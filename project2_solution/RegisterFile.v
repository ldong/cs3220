==> flow/design.v <==
module RegisterFile (clk, wrtEn, wrtIndex, rdIndex1, rdIndex2, dataIn, dataOut1, dataOut2);
	parameter INDEX_BIT_WIDTH = 4;
	parameter DATA_BIT_WIDTH = 32;
	parameter N_REGS = (1 << INDEX_BIT_WIDTH);
	input clk;
	input wrtEn;
	input [3: 0] wrtIndex, rdIndex1, rdIndex2;
	input [31: 0] dataIn;
	output [31: 0] dataOut1, dataOut2;
	reg[DATA_BIT_WIDTH - 1: 0] data [0: N_REGS];
	always @(posedge clk)
		if (wrtEn == 1'b1)
			data[wrtIndex] <= dataIn;
	assign dataOut1 = data[rdIndex1];
	assign dataOut2 = data[rdIndex2];
endmodule
Reports on RegisterFile. The steps from the RTL of RegisterFile to its reports follow in flow order. Line numbers count from 1 in the design file above. Operators: Yosys type, input widths -> output width; for muxes data width and select width s. Cell names lack the library's common part. A cell with - has no value.

Top module: RegisterFile. Clock port: clk. Standard-cell library: sky130hd. Library corner: tt_025C_1v80.

Word-level counts. Yosys after proc, flatten, opt, wreduce and memory -nomap, before mapping. Enables and synchronous resets that opt folds into registers are not counted as muxes. Memory bits, and registers merged into a memory's read port (data or address), are not among the register bits. Print and check cells are not counted. Equal cells are merged and count once. Yosys's memory passes give these memory sizes; they may raise the number of words (mostly to a power of two), join words into wider ones and drop unused or constant bits.

The entry for cells after elaboration reads 4. The entry for register bits reads 0. Under memories kept stands 1. Bits in writable memories: 544. The figure for output and inout bits is 64. The entry for input port bits reads 46.

For muxes and demuxes the number is 3.

Memories: data (depth 17, bits a word 32, read ports 2, write ports 1, RTL line 10) `reg[DATA_BIT_WIDTH - 1: 0] data [0: N_REGS];`.

Operator list (count): $mux 32 (1); $mux 5 (1); $mux 1 (1).

Longest topological paths. Yosys ltp: most cells in a row. Word level: on the elaborated netlist, between registers, memories and ports. Mapped: between sequential cells and ports; inverters and the memories' decode and read muxes count.

Under depth after elaboration stands 1. Under ABC_AREA stands 1. Gate-level depth with buffers: 9. For depth with buffers taken out the number is 6.

Netlist. Source: synth_stat.txt of the flow (Yosys; design flattened, memories mapped). It holds for the ABC_AREA given above (unset counts as 0); a run with the other value may have another netlist.

Cells by type: edfxtp_1 (count 512, total area 1.54E+04 µm²); nand3_1 (count 899, total area 4.5E+03 µm²); nand2_1 (count 1093, total area 4.1E+03 µm²); inv_1 (count 521, total area 1.96E+03 µm²); buf_6 (count 41, total area 461.693 µm²); buf_2 (count 89, total area 445.427 µm²); buf_4 (count 39, total area 292.781 µm²); buf_1 (count 26, total area 97.594 µm²); clkbuf_1 (count 14, total area 52.55 µm²); nor3_1 (count 8, total area 40.038 µm²); nor2_1 (count 8, total area 30.029 µm²); buf_8 (count 1, total area 15.014 µm²); inv_4 (count 2, total area 12.512 µm²); inv_2 (count 2, total area 7.507 µm²).

Cell count: 3255. Under sequential part of the area stands 15374.7 µm². Under buffer cells stands 210. Chip area (Yosys): 27387.5 µm². The entry for mapped flip-flops reads 512.

Worst setup path after synthesis. OpenSTA on the mapped netlist: ideal clock, no wires. The path of least setup slack (recovery checks aside). Input and output delay are each 20% of the period. Register names are those of the netlist, which keeps one name where synthesis merged equal registers.

Path type: in2reg. Start: in wrtIndex[3]. End: mem data[2][0]. Under time at the first pin stands 0.798 ns. Under setup slack stands 0.338 ns. Under external input delay stands 0.798 ns. Clock period: 3.99 ns. Under library setup time stands 0.461 ns. For required time the number is 3.529 ns. The entry for stages reads 3. Delay of the path: 2.854 ns. For arrival time the number is 3.191 ns. Under path buffers stands 0. The entry for synthesis period reached reads 3.652 ns.

"delay of the path" is the arrival time less input delay plus setup time. "stages" counts driving pins, that of a launching flip-flop among them; a cell with two outputs on the path counts twice. "synthesis period reached" is the clock period less the worst setup slack; recovery checks do not enter. This is arithmetic on one report: input and output delays are still those of the set period (20% each). Between the ends stands the longest chain of elaborated cells between them, by number of cells; it is not shown to be the way that was timed. Of several equally long chains one is given. Each line given opens the expression or statement behind the cell; cells for indexed reads and writes are added by Yosys, which also makes memories of some case tables.

Cell sequence: inv_1 > nand3_1 > nor3_1. The figure for cells in the longest elaborated chain is 1. For elaborated cells on any way between the ends the number is 1. The entry for source lines of those cells reads 1. Those cells by class: 1 x mux.

Ends and longest elaborated chain, post-synthesis: start: declaration (RTL line 7) `input [3: 0] wrtIndex, rdIndex1, rdIndex2;`; $mux 5 (RTL line 12) `if (wrtEn == 1'b1)`; end: declaration (RTL line 10) `reg[DATA_BIT_WIDTH - 1: 0] data [0: N_REGS];`.

Path in the finished layout. From the final timing report of entry A: the path of least setup slack in the routed layout; clock arrival at registers is part of the times.

Path type: in2out. Start: in rdIndex1[0]. End: out dataOut1[25]. Under setup slack stands 0.04 ns. Clock period: 3.09 ns. For required time the number is 2.47 ns. Under external input delay stands 0.62 ns. The entry for stages reads 9. Under path buffers stands 4. The figure for external output delay is 0.62 ns. For arrival time the number is 2.43 ns. Under time at the first pin stands 0.62 ns.

Between the ends stands the longest chain of elaborated cells between them, by number of cells; it is not shown to be the way that was timed. Of several equally long chains one is given. A memory read counts as a cell of the chain, while the word-level depth stops at memories.

Cell sequence: clkbuf_8 > buf_12 > buf_4 > nand2_1 > nand3_1 > nand3_1 > nand3_1 > nand2_1 > clkdlybuf4s50_1. The figure for cells in the longest elaborated chain is 1. For elaborated cells on any way between the ends the number is 1. The entry for source lines of those cells reads 1. Those cells by class: 1 x memory.

Ends and longest elaborated chain, after layout: start: declaration (RTL line 7) `input [3: 0] wrtIndex, rdIndex1, rdIndex2;`; $mem_v2 17x32 (RTL line 10) `reg[DATA_BIT_WIDTH - 1: 0] data [0: N_REGS];`; end: declaration (RTL line 9) `output [31: 0] dataOut1, dataOut2;`.

Wiki page: RegisterFile / flow data

2 stored runs of RegisterFile in the flow (synthesis by Yosys, layout by OpenROAD, sky130hd cells), in arbitrary order. Constraints: input delay and output delay 20% of the set period each, output load 0.01 pF. By "time on the worst setup path" is meant the share of the clock period that the worst setup path is allowed (20% is reserved at inputs, 20% at outputs), minus its slack. Clock arrival times at its registers enter into it.

Files of entry A:
==> flow/run.sh <==
#!/bin/bash
# the make line also repeats the synthesis and layout settings of config.mk as NAME=value (left out here)
make -C /OpenROAD-flow-scripts/flow DESIGN_CONFIG=/design/flow/config.mk WORK_HOME=/design/flow/orfs CLKGATE_MAP_FILE= finish
==> flow/config.mk <==
export PLATFORM = sky130hd
export DESIGN_NAME = RegisterFile
export DESIGN_NICKNAME = RegisterFile
export VERILOG_FILES = /design/flow/design.v
export SDC_FILE = /design/flow/constraint.sdc
export NUM_CORES = 4
export LEC_CHECK = 0
export ABC_AREA = 1
export CAP_MARGIN = 20
export CELL_PAD_IN_SITES_DETAIL_PLACEMENT = 2
export CORE_MARGIN = 2
export CORE_UTILIZATION = 15
export GPL_ROUTABILITY_DRIVEN = 0
export HOLD_SLACK_MARGIN = 0.01
export MAX_ROUTING_LAYER = met4
export PLACE_DENSITY = 0.45
export SETUP_SLACK_MARGIN = -0.24
export SLEW_MARGIN = 20
==> flow/constraint.sdc <==
create_clock -name core_clock -period 3.09 [get_ports {clk}]
set_input_delay 0.6180 -clock core_clock [delete_from_list [all_inputs] [get_ports {clk}]]
set_output_delay 0.6180 -clock core_clock [all_outputs]
set_load 0.01 [all_outputs]

Results of entry A. The post-layout utilization stands at 18.7%. The measured Yosys chip area after synthesis is 27387.5 µm². For the time on the worst setup path the run shows 1.82 ns. Worst path kind: in2out. The measured setup slack of the worst path is 0.038 ns. The measured area inside the die boundary is 186015.0 µm². The worst hold slack in the final report is 0.938 ns.

Files of entry B:
==> flow/run.sh <==
#!/bin/bash
# the make line also repeats the synthesis and layout settings of config.mk as NAME=value (left out here)
make -C /OpenROAD-flow-scripts/flow DESIGN_CONFIG=/design/flow/config.mk WORK_HOME=/design/flow/orfs CLKGATE_MAP_FILE= finish
==> flow/config.mk <==
export PLATFORM = sky130hd
export DESIGN_NAME = RegisterFile
export DESIGN_NICKNAME = RegisterFile
export VERILOG_FILES = /design/flow/design.v
export SDC_FILE = /design/flow/constraint.sdc
export NUM_CORES = 4
export LEC_CHECK = 0
export CAP_MARGIN = 20
export CORE_MARGIN = 2
export CORE_UTILIZATION = 40
export SLEW_MARGIN = 20
==> flow/constraint.sdc <==
create_clock -name core_clock -period 3.38 [get_ports {clk}]
set_input_delay 0.6760 -clock core_clock [delete_from_list [all_inputs] [get_ports {clk}]]
set_output_delay 0.6760 -clock core_clock [all_outputs]
set_load 0.01 [all_outputs]

Results of entry B. The post-layout utilization stands at 49.4%. The measured Yosys chip area after synthesis is 22905.7 µm². For the time on the worst setup path the run shows 1.94 ns. Worst path kind: in2out. The measured setup slack of the worst path is 0.087 ns. The measured area inside the die boundary is 59194.9 µm². The worst hold slack in the final report is 0.974 ns.
